==> flow/design.v <==
bind harvos_core harvos_sva #(.PC_W(32)) u_harvos_sva (
  .clk        (clk),
  .rst_n      (rst_n),
  .imem_req   (imem.req),
  .imem_addr  (imem.addr),
  .imem_rvalid(imem.rvalid),
  .imem_fault (imem.fault),
  .dmem_req   (dmem.req),
  .dmem_we    (dmem.we),
  .dmem_be    (dmem.be),
  .dmem_addr  (dmem.addr),
  .dmem_rvalid(dmem.rvalid),
  .dmem_fault (dmem.fault)
);
  localparam integer MSTATUS_MIE = 3;
  localparam integer MSTATUS_MPIE = 7;
  localparam integer MSTATUS_MPP_LO = 11;
  localparam integer MSTATUS_MPP_HI = 12;
  localparam integer MSTATUS_SIE = 1;
  localparam integer MSTATUS_SPIE = 5;
  localparam integer MSTATUS_SPP  = 8;
  localparam logic [4:0] SCAUSE_ECALL_UMODE = 5'd8;
  localparam logic [4:0] SCAUSE_ECALL_SMODE = 5'd9;
  localparam logic [4:0] SCAUSE_ECALL_MMODE = 5'd11;
package harvos_sva_pkg;
endpackage
  typedef enum logic [1:0] {
    PRIV_U = 2'b00,
    PRIV_S = 2'b01,
    PRIV_M = 2'b11    
  } priv_e;
  localparam logic [4:0] SCAUSE_INT_SUPERVISOR_SOFT  = 5'd1;
  localparam logic [4:0] SCAUSE_INT_SUPERVISOR_TIMER = 5'd5;
  localparam logic [4:0] SCAUSE_INT_SUPERVISOR_EXT   = 5'd9;
  typedef enum logic [4:0] {
    SCAUSE_INST_ADDR_MISALIGNED = 5'h00,
    SCAUSE_INST_ACCESS_FAULT    = 5'h01,  
    SCAUSE_ILLEGAL_INSTR        = 5'h02,
    SCAUSE_BREAKPOINT           = 5'h03,  
    SCAUSE_LOAD_ADDR_MISALIGNED = 5'h04,
    SCAUSE_LOAD_ACCESS_FAULT    = 5'h05,
    SCAUSE_STORE_ADDR_MISALIGNED= 5'h06,
    SCAUSE_STORE_ACCESS_FAULT   = 5'h07,
    SCAUSE_ECALL_FROM_U         = 5'h08,
    SCAUSE_ECALL_FROM_S         = 5'h09,
    SCAUSE_HARVARD_VIOLATION    = 5'h0A
  } scause_e;
  localparam CSR_SSTATUS = 12'h100;
  localparam CSR_STVEC   = 12'h101;
  localparam CSR_SEPC    = 12'h102;
  localparam CSR_SCAUSE  = 12'h103;
  localparam CSR_STVAL   = 12'h104;
  localparam CSR_MSTATUS   = 12'h300;
  localparam CSR_MISA      = 12'h301;
  localparam CSR_MEDELEG   = 12'h302;
  localparam CSR_MIDELEG   = 12'h303;
  localparam CSR_MIE       = 12'h304;
  localparam CSR_MTVEC     = 12'h305;
  localparam CSR_MSCRATCH  = 12'h340;
  localparam CSR_MEPC      = 12'h341;
  localparam CSR_MCAUSE    = 12'h342;
  localparam CSR_MTVAL     = 12'h343;
  localparam CSR_MIP       = 12'h344;
  localparam CSR_SATP    = 12'h105;
  localparam CSR_SIE     = 12'h106;
  localparam CSR_SIP     = 12'h107;
  localparam CSR_STIME   = 12'h180;  
  localparam CSR_STIMECMP= 12'h181;  
  localparam CSR_SRANDOM = 12'h120;
  localparam CSR_SMPUCTL = 12'h130;
  localparam CSR_SCAPS   = 12'h140;
  localparam int SSTATUS_SIE = 1;
  localparam int SSTATUS_SUM = 18;
  localparam int SSTATUS_MXR = 19;
  localparam SSTATUS_UIE = 0;
  localparam SSTATUS_SIE = 1;
  typedef enum logic [6:0] {
    OPC_LOAD     = 7'b0000011,
    OPC_STORE    = 7'b0100011,
    OPC_OPIMM    = 7'b0010011,
    OPC_OP       = 7'b0110011,
    OPC_BRANCH   = 7'b1100011,
    OPC_JALR     = 7'b1100111,
    OPC_JAL      = 7'b1101111,
    OPC_LUI      = 7'b0110111,  
    OPC_AUIPC    = 7'b0010111,  
    OPC_SYSTEM   = 7'b1110011,
    OPC_MISC_MEM = 7'b0001111
  } opcode_e;
  localparam [2:0] F3_BEQ=3'b000, F3_BNE=3'b001, F3_BLT=3'b100, F3_BGE=3'b101;
  localparam [2:0] F3_ADD_SUB=3'b000, F3_SLT=3'b010, F3_XOR=3'b100, F3_OR=3'b110, F3_AND=3'b111;
  localparam [2:0] F3_LW=3'b010, F3_SW=3'b010;
  localparam [2:0] F3_CSRRW=3'b001, F3_CSRRS=3'b010, F3_CSRRC=3'b011;
  typedef enum logic [1:0] {
    ACC_FETCH = 2'b00,
    ACC_LOAD  = 2'b01,
    ACC_STORE = 2'b10
  } acc_e;
  typedef struct packed {
    logic V, R, W, X, U;   
    logic [26:0] PPN;      
  } pte_s;
  typedef struct packed {
    logic        valid;
  logic [31:0] base;
  logic [31:0] limit;      
    logic        allow_r;
  logic        allow_w;
  logic        allow_x;
  logic        user_ok;     
    logic        is_ispace;   
  } mpu_region_s;
module tlb #(
  parameter integer ENTRIES = 16,
  parameter integer ASID_W  = 9
) (
  input  logic                   clk,
  input  logic                   rst_n,
  input  logic [ASID_W-1:0]      cur_asid,
  input  logic                   req,
  input  logic [19:0]            vpn,    
  output logic                   hit,
  output logic [19:0]            hit_vpn,
  output logic [21:0]            ppn,    
  output logic                   perm_r,
  output logic                   perm_w,
  output logic                   perm_x,
  output logic                   perm_u,
  output logic                   perm_g,
  input  logic                   fill_en,
  input  logic [19:0]            fill_vpn,
  input  logic [21:0]            fill_ppn,
  input  logic                   fill_r,
  input  logic                   fill_w,
  input  logic                   fill_x,
  input  logic                   fill_u,
  input  logic                   fill_g,
  input  logic [ASID_W-1:0]      fill_asid,
  input  logic                   flush_all,        
  input  logic                   flush_addr_valid, 
  input  logic [19:0]            flush_vpn,
  input  logic                   flush_asid_valid, 
  input  logic [ASID_W-1:0]      flush_asid
);
  localparam IDX_W = (ENTRIES <= 1) ? 1 : $clog2(ENTRIES);
  function automatic [IDX_W-1:0] index_of(input [19:0] v);
    index_of = (ENTRIES == 1) ? '0 : (v[9:6] ^ v[19:16]) % ENTRIES;
  endfunction
  logic                  vld   [ENTRIES];
  logic [19:0]           ent_vpn[ENTRIES];
  logic [21:0]           ent_ppn[ENTRIES];
  logic                  ent_r [ENTRIES];
  logic                  ent_w [ENTRIES];
  logic                  ent_x [ENTRIES];
  logic                  ent_u [ENTRIES];
  logic                  ent_g [ENTRIES];
  logic [ASID_W-1:0]     ent_asid[ENTRIES];
  logic [IDX_W-1:0] fi;
  logic [IDX_W-1:0] idx;
  always_comb begin
    idx      = index_of(vpn);
    if (req && vld[idx] && (ent_vpn[idx] == vpn) &&
        ((ent_asid[idx] == cur_asid) || ent_g[idx])) begin
      hit     = 1'b1;
      hit_vpn = ent_vpn[idx];
      ppn     = ent_ppn[idx];
      perm_r  = ent_r[idx];
      perm_w  = ent_w[idx];
      perm_x  = ent_x[idx];
      perm_u  = ent_u[idx];
      perm_g  = ent_g[idx];
    end else begin
      hit     = 1'b0;
      hit_vpn = 20'h0;
      ppn     = 22'h0;
      perm_r  = 1'b0;
      perm_w  = 1'b0;
      perm_x  = 1'b0;
      perm_u  = 1'b0;
      perm_g  = 1'b0;
    end
  end
  integer i;
  always_ff @(posedge clk or negedge rst_n) begin
    if (!rst_n) begin
      for (i = 0; i < ENTRIES; i++) begin
        vld[i]      <= 1'b0;
        ent_vpn[i]  <= '0;
        ent_ppn[i]  <= '0;
        ent_r[i]    <= 1'b0;
        ent_w[i]    <= 1'b0;
        ent_x[i]    <= 1'b0;
        ent_u[i]    <= 1'b0;
        ent_g[i]    <= 1'b0;
        ent_asid[i] <= '0;
      end
    end else begin
      if (flush_all) begin
        for (i = 0; i < ENTRIES; i++) vld[i] <= 1'b0;
      end else if (flush_addr_valid || flush_asid_valid) begin
        for (i = 0; i < ENTRIES; i++) begin
          if (vld[i]) begin
            if (((!flush_addr_valid) || (ent_vpn[i] == flush_vpn)) && ((!flush_asid_valid) || (ent_asid[i] == flush_asid))) vld[i] <= 1'b0;
          end
        end
      end
      if (fill_en) begin
        fi          = index_of(fill_vpn);
        vld[fi]     <= 1'b1;
        ent_vpn[fi] <= fill_vpn;
        ent_ppn[fi] <= fill_ppn;
        ent_r[fi]   <= fill_r;
        ent_w[fi]   <= fill_w;
        ent_x[fi]   <= fill_x;
        ent_u[fi]   <= fill_u;
        ent_g[fi]   <= fill_g;
        ent_asid[fi]<= fill_asid;
      end
    end
  end
endmodule
# ---- Reports on tlb
# Tool output for the design above, in the order of the flow.
# Line numbers count from 1 in the design file above.
# Operators: Yosys type, input widths -> output width; for muxes data width and select width s.
# Library cell names are shortened.
# Not given: -
dict set report setup {
  design {tlb}
  clock_port {clk}
  lib {sky130hd}
  lib_corner {tt_025C_1v80}
}

# ---- After elaboration
# Yosys after proc, flatten, opt, wreduce and memory -nomap, before mapping. Enables and synchronous resets that opt folds into registers are not counted as muxes. Print and check cells are not counted. Equal cells are merged and count once.
dict set report op_classes {
  n_eq 64
  mux 113
  bitwise 2
  reduce_and_logical 73
}
# cell n
set ops {}
lappend ops {{$pmux 22 s16} 1}
lappend ops {{$eq 20x20->1} 17}
lappend ops {{$pmux 20 s16} 1}
lappend ops {{$eq 9x9->1} 17}
lappend ops {{$pmux 9 s16} 1}
lappend ops {{$mux 1} 102}
lappend ops {{$pmux 1 s16} 6}
lappend ops {{$eq 4x4->1 const B} 16}
lappend ops {{$logic_or 1x1->1} 34}
lappend ops {{$reduce_and 2->1} 16}
lappend ops {{$eq 4x3->1 const B} 8}
lappend ops {{$mux 22} 1}
lappend ops {{$mux 20} 1}
lappend ops {{$logic_and 1x1->1} 19}
lappend ops {{$eq 4x2->1 const B} 4}
lappend ops {{$eq 4x1->1 const B} 2}
lappend ops {{$xor 4x4->4} 2}
lappend ops {{$logic_not 4->1} 2}
lappend ops {{$logic_not 1->1} 2}
dict set report bits {
  register_bits 912
  inputBits 121
  output_inout_bits 48
  wordCells 396
}

# ---- Logic depth
# Depth = most cells in a row (Yosys ltp): at word level without a register or memory, in the mapped netlist without a sequential cell, where the memories' decode and read muxes count.
dict set report depth {
  ltp_word 9
  ABC_AREA 0
  mapped_depth 15
  ltp_nobuf 9
}

# ---- Netlist
# The flow's flattened synthesis, as Yosys stat reports it; memories are mapped. The netlist is that of the ABC_AREA named above (0 if unset); the other value can give another one.
# cell_type n area_total_um2
set by_type {}
lappend by_type {dfrtp_1 912 2.28E+04}
lappend by_type {nand2_1 1593 5.98E+03}
lappend by_type {mux2_2 368 4.14E+03}
lappend by_type {xnor2_1 254 2.22E+03}
lappend by_type {xor2_1 243 2.13E+03}
lappend by_type {clkbuf_1 296 1.11E+03}
lappend by_type {a22oi_1 115 863.328}
lappend by_type {nand3_1 138 690.662}
lappend by_type {a21oi_1 127 635.61}
lappend by_type {a221oi_1 70 613.088}
lappend by_type {a22o_1 70 613.088}
lappend by_type {nor4_1 74 462.944}
lappend by_type {nand4_1 73 456.688}
lappend by_type {mux2i_1 44 440.422}
lappend by_type {nor2_1 108 405.389}
lappend by_type {nor4_2 26 325.312}
lappend by_type {o21ai_0 62 310.298}
lappend by_type {o22ai_1 45 281.52}
# Not listed: further types 46, cells in them 350.
dict set report synth_totals {
  cells 4968
  mapped_area_mm2 0.0469763
  sequential_area_mm2 0.0228219
  flip_flops 912
  buffers 401
}

# ---- Worst setup path after synthesis
# Source: OpenSTA report_checks on the synthesized netlist (no wires, ideal clock, input and output delay 20% of the period each), path of least setup slack; recovery checks are left aside. Register names are those of the netlist, which keeps one name where synthesis merged equal registers.
dict set report synth_timing {
  path_kind {input -> output}
  start {input port vpn[8]}
  end {output port hit_vpn[16]}
  clock_period_ps 4820
  input_delay_ps 964
  out_delay_ps 964
  t_first_pin_ps 964
  t_arrival_ps 4060
  required_time_ps 3856
  setup_slack_ps -204
  path_delay_ps 3096
  stages 13
  path_buffers 4
  synth_period_reached_ps 5024
}
# "path_delay_ps" is the arrival time less input delay plus setup time.
# A path that ends at an output port has no setup time.
# "stages" counts driving pins, that of a launching flip-flop among them; a cell with two outputs on the path counts twice.
# "synth_period_reached_ps" is the clock period less the worst setup slack; recovery checks do not enter. This is arithmetic on one report: input and output delays are still those of the set period (20% each).
# Between the ends stands the longest chain of elaborated cells between them, by number of cells; it is not shown to be the way that was timed. Of several equally long chains one is given.
# Each line given opens the expression or statement behind the cell; cells for indexed reads and writes are added by Yosys, which also makes memories of some case tables.
dict set report synth_between {
  path_cell_list {xor2_1 buf_2 buf_2 nor4_1 o2bb2ai_1 a2111oi_0 a31oi_1 xnor2_1 nand2_1 or4_1 buf_2 buf_4 nor4_1}
  elab_chain_len 7
  cells_between 28
  cone_classes {17 x eq/ne; 5 x mux; 1 x logic; 5 x reduce/logical}
}
# item line_no
set synth_lines {}
lappend synth_lines {{from (decl)} 121} ;# input  logic [19:0]            vpn,
lappend synth_lines {{$xor 4x4->4} 147} ;# index_of = (ENTRIES == 1) ? '0 : (v[9:6] ^ v[19:16]) % ENTRIES;
lappend synth_lines {{$eq 4x4->1} 162} ;# if (req && vld[idx] && (ent_vpn[idx] == vpn) &&
lappend synth_lines {{$pmux 1 s16} 162}
lappend synth_lines {{$logic_and 1x1->1 (3 in a row)} 162}
lappend synth_lines {{$mux 20} 162}
lappend synth_lines {{to (decl)} 123} ;# output logic [19:0]            hit_vpn,

# ---- Worst path after layout
# From the final timing report of run 2: the path of least setup slack in the routed layout; clock arrival at registers is part of the times.
# The path's times are printed in steps of 10 ps; the period is the one set.
dict set report layout_timing {
  path_kind {input -> output}
  start {input port vpn[19]}
  end {output port ppn[2]}
  clock_period_ps 4290
  input_delay_ps 860
  out_delay_ps 860
  t_first_pin_ps 860
  t_arrival_ps 4570
  required_time_ps 3430
  setup_slack_ps -1140
  stages 17
  path_buffers 8
}
# Between the ends stands the longest chain of elaborated cells between them, by number of cells; it is not shown to be the way that was timed. Of several equally long chains one is given.
dict set report layout_between {
  path_cell_list {buf_12 xnor2_4 buf_12 buf_12 buf_8 mux2i_1 buf_4 o22ai_4 or4_4 a211o_4 a21oi_2 o211ai_1 or4_4 buf_12 buf_12 nor4_4 buf_2}
  elab_chain_len 7
  cells_between 29
  cone_classes {17 x eq/ne; 6 x mux; 1 x logic; 5 x reduce/logical}
}
# item line_no
set layout_lines {}
lappend layout_lines {{from (decl)} 121} ;# input  logic [19:0]            vpn,
lappend layout_lines {{$xor 4x4->4} 147} ;# index_of = (ENTRIES == 1) ? '0 : (v[9:6] ^ v[19:16]) % ENTRIES;
lappend layout_lines {{$eq 4x4->1} 162} ;# if (req && vld[idx] && (ent_vpn[idx] == vpn) &&
lappend layout_lines {{$pmux 1 s16} 162}
lappend layout_lines {{$logic_and 1x1->1 (3 in a row)} 162}
lappend layout_lines {{$mux 22} 162}
lappend layout_lines {{to (decl)} 124} ;# output logic [21:0]            ppn,

Ticket comment

Top module tlb; platform sky130hd; tools Yosys and OpenROAD; 2 stored runs in no particular order. Input and output delays are each 20% of the period that was set; the output load is 0.01 pF.
"timing.achieved_period_ps": clock period set for the run, less the worst setup slack. It is reckoned from that one timing run; input and output delays stay at 20% of the period that was set.

# run 1
==> flow/run.sh <==
#!/bin/bash
# the make line also repeats the synthesis and layout settings of config.mk as NAME=value (left out here)
make -C /OpenROAD-flow-scripts/flow DESIGN_CONFIG=/design/flow/config.mk WORK_HOME=/design/flow/orfs CLKGATE_MAP_FILE= finish
==> flow/config.mk <==
export PLATFORM = sky130hd
export DESIGN_NAME = tlb
export DESIGN_NICKNAME = tlb
export VERILOG_FILES = /design/flow/design.v
export SDC_FILE = /design/flow/constraint.sdc
export NUM_CORES = 4
export LEC_CHECK = 0
export ABC_AREA = 0
export CAP_MARGIN = 40
export CELL_PAD_IN_SITES_GLOBAL_PLACEMENT = 3
export CORE_MARGIN = 2
export CORE_UTILIZATION = 51
export CTS_CLUSTER_DIAMETER = 347
export MAX_ROUTING_LAYER = met5
export PLACE_DENSITY = 0.95
export SLEW_MARGIN = 20
==> flow/constraint.sdc <==
create_clock -name core_clock -period 3.86 [get_ports {clk}]
set_input_delay 0.7720 -clock core_clock [delete_from_list [all_inputs] [get_ports {clk}]]
set_output_delay 0.7720 -clock core_clock [all_outputs]
set_load 0.01 [all_outputs]

==> run 1: results <==
outcome="did not finish, placement stopped with GPL-0301"

# run 2
==> flow/run.sh <==
#!/bin/bash
# the make line also repeats the synthesis and layout settings of config.mk as NAME=value (left out here)
make -C /OpenROAD-flow-scripts/flow DESIGN_CONFIG=/design/flow/config.mk WORK_HOME=/design/flow/orfs CLKGATE_MAP_FILE= finish
==> flow/config.mk <==
export PLATFORM = sky130hd
export DESIGN_NAME = tlb
export DESIGN_NICKNAME = tlb
export VERILOG_FILES = /design/flow/design.v
export SDC_FILE = /design/flow/constraint.sdc
export NUM_CORES = 4
export LEC_CHECK = 0
export CAP_MARGIN = 20
export CELL_PAD_IN_SITES_DETAIL_PLACEMENT = 1
export CORE_ASPECT_RATIO = 0.67
export CORE_MARGIN = 2
export CORE_UTILIZATION = 26
export CTS_CLUSTER_DIAMETER = 251
export CTS_CLUSTER_SIZE = 91
export PLACE_DENSITY_LB_ADDON = 0.02
export SLEW_MARGIN = 40
==> flow/constraint.sdc <==
create_clock -name core_clock -period 4.29 [get_ports {clk}]
set_input_delay 0.8580 -clock core_clock [delete_from_list [all_inputs] [get_ports {clk}]]
set_output_delay 0.8580 -clock core_clock [all_outputs]
set_load 0.01 [all_outputs]

==> run 2: results <==
die_area_mm2=0.184163
synthArea_mm2=0.0469763
worstSetupSlack_ps=-1138
hold_worst_slack_ps=440
timing.achieved_period_ps=5428
fin_util_frac=0.344
