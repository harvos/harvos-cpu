==> flow/design.v <==
bind harvos_core harvos_sva #(.PC_W(32)) u_harvos_sva (
  .clk        (clk),
  .rst_n      (rst_n),
  .imem_req   (imem.req),
  .imem_addr  (imem.addr),
  .imem_rvalid(imem.rvalid),
  .imem_fault (imem.fault),
  .dmem_req   (dmem.req),
  .dmem_we    (dmem.we),
  .dmem_be    (dmem.be),
  .dmem_addr  (dmem.addr),
  .dmem_rvalid(dmem.rvalid),
  .dmem_fault (dmem.fault)
);
  localparam integer MSTATUS_MIE = 3;
  localparam integer MSTATUS_MPIE = 7;
  localparam integer MSTATUS_MPP_LO = 11;
  localparam integer MSTATUS_MPP_HI = 12;
  localparam integer MSTATUS_SIE = 1;
  localparam integer MSTATUS_SPIE = 5;
  localparam integer MSTATUS_SPP  = 8;
  localparam logic [4:0] SCAUSE_ECALL_UMODE = 5'd8;
  localparam logic [4:0] SCAUSE_ECALL_SMODE = 5'd9;
  localparam logic [4:0] SCAUSE_ECALL_MMODE = 5'd11;
package harvos_sva_pkg;
endpackage
`timescale 1ns/1ps
module exec_ppn_tracker #(
  parameter int unsigned PPN_W = 20,   
  parameter int unsigned N     = 16    
)(
  input  wire                 clk,
  input  wire                 rst_n,
  input  wire                 clear_i,       
  input  wire                 insert_i,      
  input  wire [PPN_W-1:0]     insert_ppn,
  input  wire [31:0]          query_pa,      
  output wire                 hit_exec_ppn
);
  localparam int unsigned IDX_W = $clog2(N);
  reg [PPN_W-1:0] cam_ppn [N-1:0];
  reg             cam_vld [N-1:0];
  reg [IDX_W-1:0] wr_ptr;
  integer i;
  wire [PPN_W-1:0] query_ppn = query_pa[31:12];
  reg hit_r;
  always @(*) begin
    hit_r = 1'b0;
    for (i=0;i<N;i=i+1) begin
      if (cam_vld[i] && cam_ppn[i] == query_ppn) hit_r = 1'b1;
    end
  end
  assign hit_exec_ppn = hit_r;
  always @(posedge clk or negedge rst_n) begin
    if (!rst_n) begin
      for (i=0;i<N;i=i+1) begin
        cam_vld[i] <= 1'b0;
        cam_ppn[i] <= '0;
      end
      wr_ptr <= '0;
    end else begin
      if (clear_i) begin
        for (i=0;i<N;i=i+1) cam_vld[i] <= 1'b0;
      end
      if (insert_i) begin
        cam_ppn[wr_ptr] <= insert_ppn;
        cam_vld[wr_ptr] <= 1'b1;
        wr_ptr          <= wr_ptr + {{(IDX_W-1){1'b0}},1'b1};
      end
    end
  end
endmodule
# Reports on exec_ppn_tracker

The steps from the RTL of exec_ppn_tracker to its reports follow in flow order.
Lines are those of the file above, counted from 1.
Cell names lack the library's common part.
The mark - stands for no value.

Top: exec_ppn_tracker
Clock input: clk
Cell library: sky130hd
Library corner: tt_025C_1v80

# Word-level counts

Source: Yosys, flattened and elaborated. Widths are those after wreduce. Registers that Yosys merges into a memory's read port (data or address) are not register bits. Print and check cells do not count. Equal cells are merged and count once.

Add/subtract/negate cells: 1
Multiply operators: 0
Divide/modulo/power cells: 0
Magnitude comparators: 0
Equality and inequality tests: 31
Shifts and indexed selects: 0
Mux-type cells: 64
Bitwise operators: 0
Reduce/logical cells: 33

Operator list:

| cell                                         | number |
| equality test 20 bit                         | 16 |
| 2-to-1 mux 1 bit                             | 64 |
| AND reduction 2 bit                          | 16 |
| equality test 4 bit with constant B          | 8 |
| logical AND 1 bit                            | 16 |
| equality test 4 x 3 -> 1 bit with constant B | 4 |
| equality test 4 x 2 -> 1 bit with constant B | 2 |
| adder 4 x 1 -> 4 bit with constant B         | 1 |
| equality test 4 x 1 -> 1 bit with constant B | 1 |
| logical NOT 4 bit                            | 1 |

Bits in registers: 340
Bits in latches: 0
RAM bits: 0
ROM bits: 0
Word width x clocked read ports: 0
Memories kept: 0
Output and inout bits: 1
Cells after elaboration: 162

# Logic depth

Longest topological path by Yosys (ltp), each cell counted once; first at word level (registers and memories cut), then after technology mapping (sequential cells cut; the memories' decode and read muxes count).

Depth after elaboration: 18
ABC_AREA: 0
Gate-level depth with buffers: 8
Depth with buffers taken out: 6

# After synthesis

Yosys stat after the flow's synthesis: flattened, memories mapped to cells. It holds for the ABC_AREA given above (unset counts as 0); a run with the other value may have another netlist.

Cells in the netlist: 1255
Chip area (Yosys): 16623.4 um^2
Sequential area: 8508.2 um^2
Mapped flip-flops: 340

Cells by type:

| cell type | number |
| dfrtp_1   | 340 |
| mux2_1    | 180 |
| xor2_1    | 225 |
| mux2_2    | 140 |
| xnor2_1   | 98 |
| nor4_1    | 62 |
| buf_6     | 24 |
| nand4_1   | 42 |
| buf_2     | 35 |
| clkbuf_1  | 22 |
| nor3_1    | 13 |
| nand3_1   | 12 |
| inv_1     | 15 |
| ha_1      | 4 |
| buf_4     | 6 |
| o21ai_1   | 8 |
| a21o_1    | 4 |
| buf_1     | 8 |

Other cell types: 8; their cells: 17.

# Worst setup path after synthesis

Source: OpenSTA report_checks on the synthesized netlist (no wires, ideal clock, input and output delay 20% of the period each), path of least setup slack; recovery checks are left aside. Register names are those of the netlist, which keeps one name where synthesis merged equal registers.

Path type: in2out
Start: input port query_pa[22]
End: output port hit_exec_ppn
Period: 2.03 ns
Input delay: 0.406 ns
Output delay: 0.406 ns
Launch time at the first pin: 0.406 ns
Data arrival time: 1.636 ns
Data required time: 1.624 ns
Path slack: -0.012 ns
Delay of the path: 1.230 ns
Driving pins on the path: 8
Path buffers: 2
Synthesis period reached: 2.042 ns

"delay of the path" = arrival - input delay + setup time.
A path that ends at an output port has no setup time.
"driving pins on the path" counts driving pins, that of a launching flip-flop among them; a cell with two outputs on the path counts twice.
"synthesis period reached" is the clock period less the worst setup slack; recovery checks do not enter. This is arithmetic on one report: input and output delays are still those of the set period (20% each).
The rows between start and end are the longest chain of elaborated cells between them; the timing report does not say that the signal goes this way. Where chains are equally long, one stands for them.
A line is the first line of the expression or statement that the cell stems from. Yosys adds cells for indexed reads and writes and turns some case tables into memories.

Cells stage by stage: buf_6 -> buf_12 -> xor2_1 -> nor4_1 -> nand4_1 -> nor4_1 -> nor4_1 -> nand4_1
Length of the longest elaborated chain: 18

Ends and longest elaborated chain, after synthesis:

| element              | RTL line | RTL |
| start: declaration   | 37       | `input  wire [31:0]          query_pa,` |
| equality test 20 bit | 50       | `if (cam_vld[i] && cam_ppn[i] == query_ppn) hit_r = 1'b1;` |
| logical AND 1 bit    | 50       |  |
| 2-to-1 mux 1 bit x16 | 50       |  |
| end: declaration     | 38       | `output wire                 hit_exec_ppn` |

# Path in the finished layout

From the final timing report of flow run 1: the path of least setup slack in the routed layout; clock arrival at registers is part of the times.

Path type: in2out
Start: input port query_pa[22]
End: output port hit_exec_ppn
Period: 1.65 ns
Input delay: 0.33 ns
Output delay: 0.33 ns
Launch time at the first pin: 0.33 ns
Data arrival time: 2.68 ns
Data required time: 1.32 ns
Path slack: -1.36 ns
Driving pins on the path: 12
Path buffers: 6

The rows between start and end are the longest chain of elaborated cells between them; the timing report does not say that the signal goes this way. Where chains are equally long, one stands for them.

Cells stage by stage: clkdlybuf4s50_1 -> buf_12 -> buf_4 -> xor2_1 -> nor4_1 -> nand4_1 -> buf_4 -> nor4_4 -> buf_4 -> nor4_1 -> nand4_1 -> buf_2
Length of the longest elaborated chain: 18

Ends and longest elaborated chain, after layout:

| element              | RTL line | RTL |
| start: declaration   | 37       | `input  wire [31:0]          query_pa,` |
| equality test 20 bit | 50       | `if (cam_vld[i] && cam_ppn[i] == query_ppn) hit_r = 1'b1;` |
| logical AND 1 bit    | 50       |  |
| 2-to-1 mux 1 bit x16 | 50       |  |
| end: declaration     | 38       | `output wire                 hit_exec_ppn` |

Appendix: measured runs

exec_ppn_tracker through Yosys and OpenROAD on sky130hd: 2 stored runs, unordered, with their settings and measured results. The constraints put input and output delay at 20% of the set period each and load the outputs with 0.01 pF.
By "critical setup path time" is meant the share of the clock period that the worst setup path is allowed (20% is reserved at inputs, 20% at outputs), minus its slack. Clock arrival times at its registers enter into it.
A setting shown as -- is not set for that run.
Results: -- = not shown.

| name                                   | flow run 1 | flow run 2 |
| period_ns                              | 1.65       | 2.55       |
| CORE_UTILIZATION                       | 22         | 61         |
| SETUP_SLACK_MARGIN                     | 0.44       | --         |
| PLACE_DENSITY_LB_ADDON                 | 0.01       | 0.1        |
| CORE_ASPECT_RATIO                      | 1.29       | --         |
| ABC_AREA                               | 0          | 0          |
| CAP_MARGIN                             | 20         | 20         |
| CORE_MARGIN                            | 2          | 8          |
| SLEW_MARGIN                            | 20         | 30         |
| CELL_PAD_IN_SITES_GLOBAL_PLACEMENT     | --         | 1          |
| CELL_PAD_IN_SITES_DETAIL_PLACEMENT     | --         | 2          |
| TNS_END_PERCENT                        | --         | 75         |
| CTS_CLUSTER_SIZE                       | --         | 34         |
| CTS_CLUSTER_DIAMETER                   | --         | 262        |
| MAX_ROUTING_LAYER                      | --         | met4       |
| area of the synthesized netlist (um^2) | 16623.4    | --         |
| die footprint (um^2)                   | 77792.8    | --         |
| standard-cell area after layout (um^2) | 25640.8    | --         |
| smallest setup slack (ns)              | -1.362     | --         |
| critical setup path time (ns)          | 2.35       | --         |
| critical path type                     | in2out     | --         |

Flow run 2: no final report: placement broke off with DPL-0033
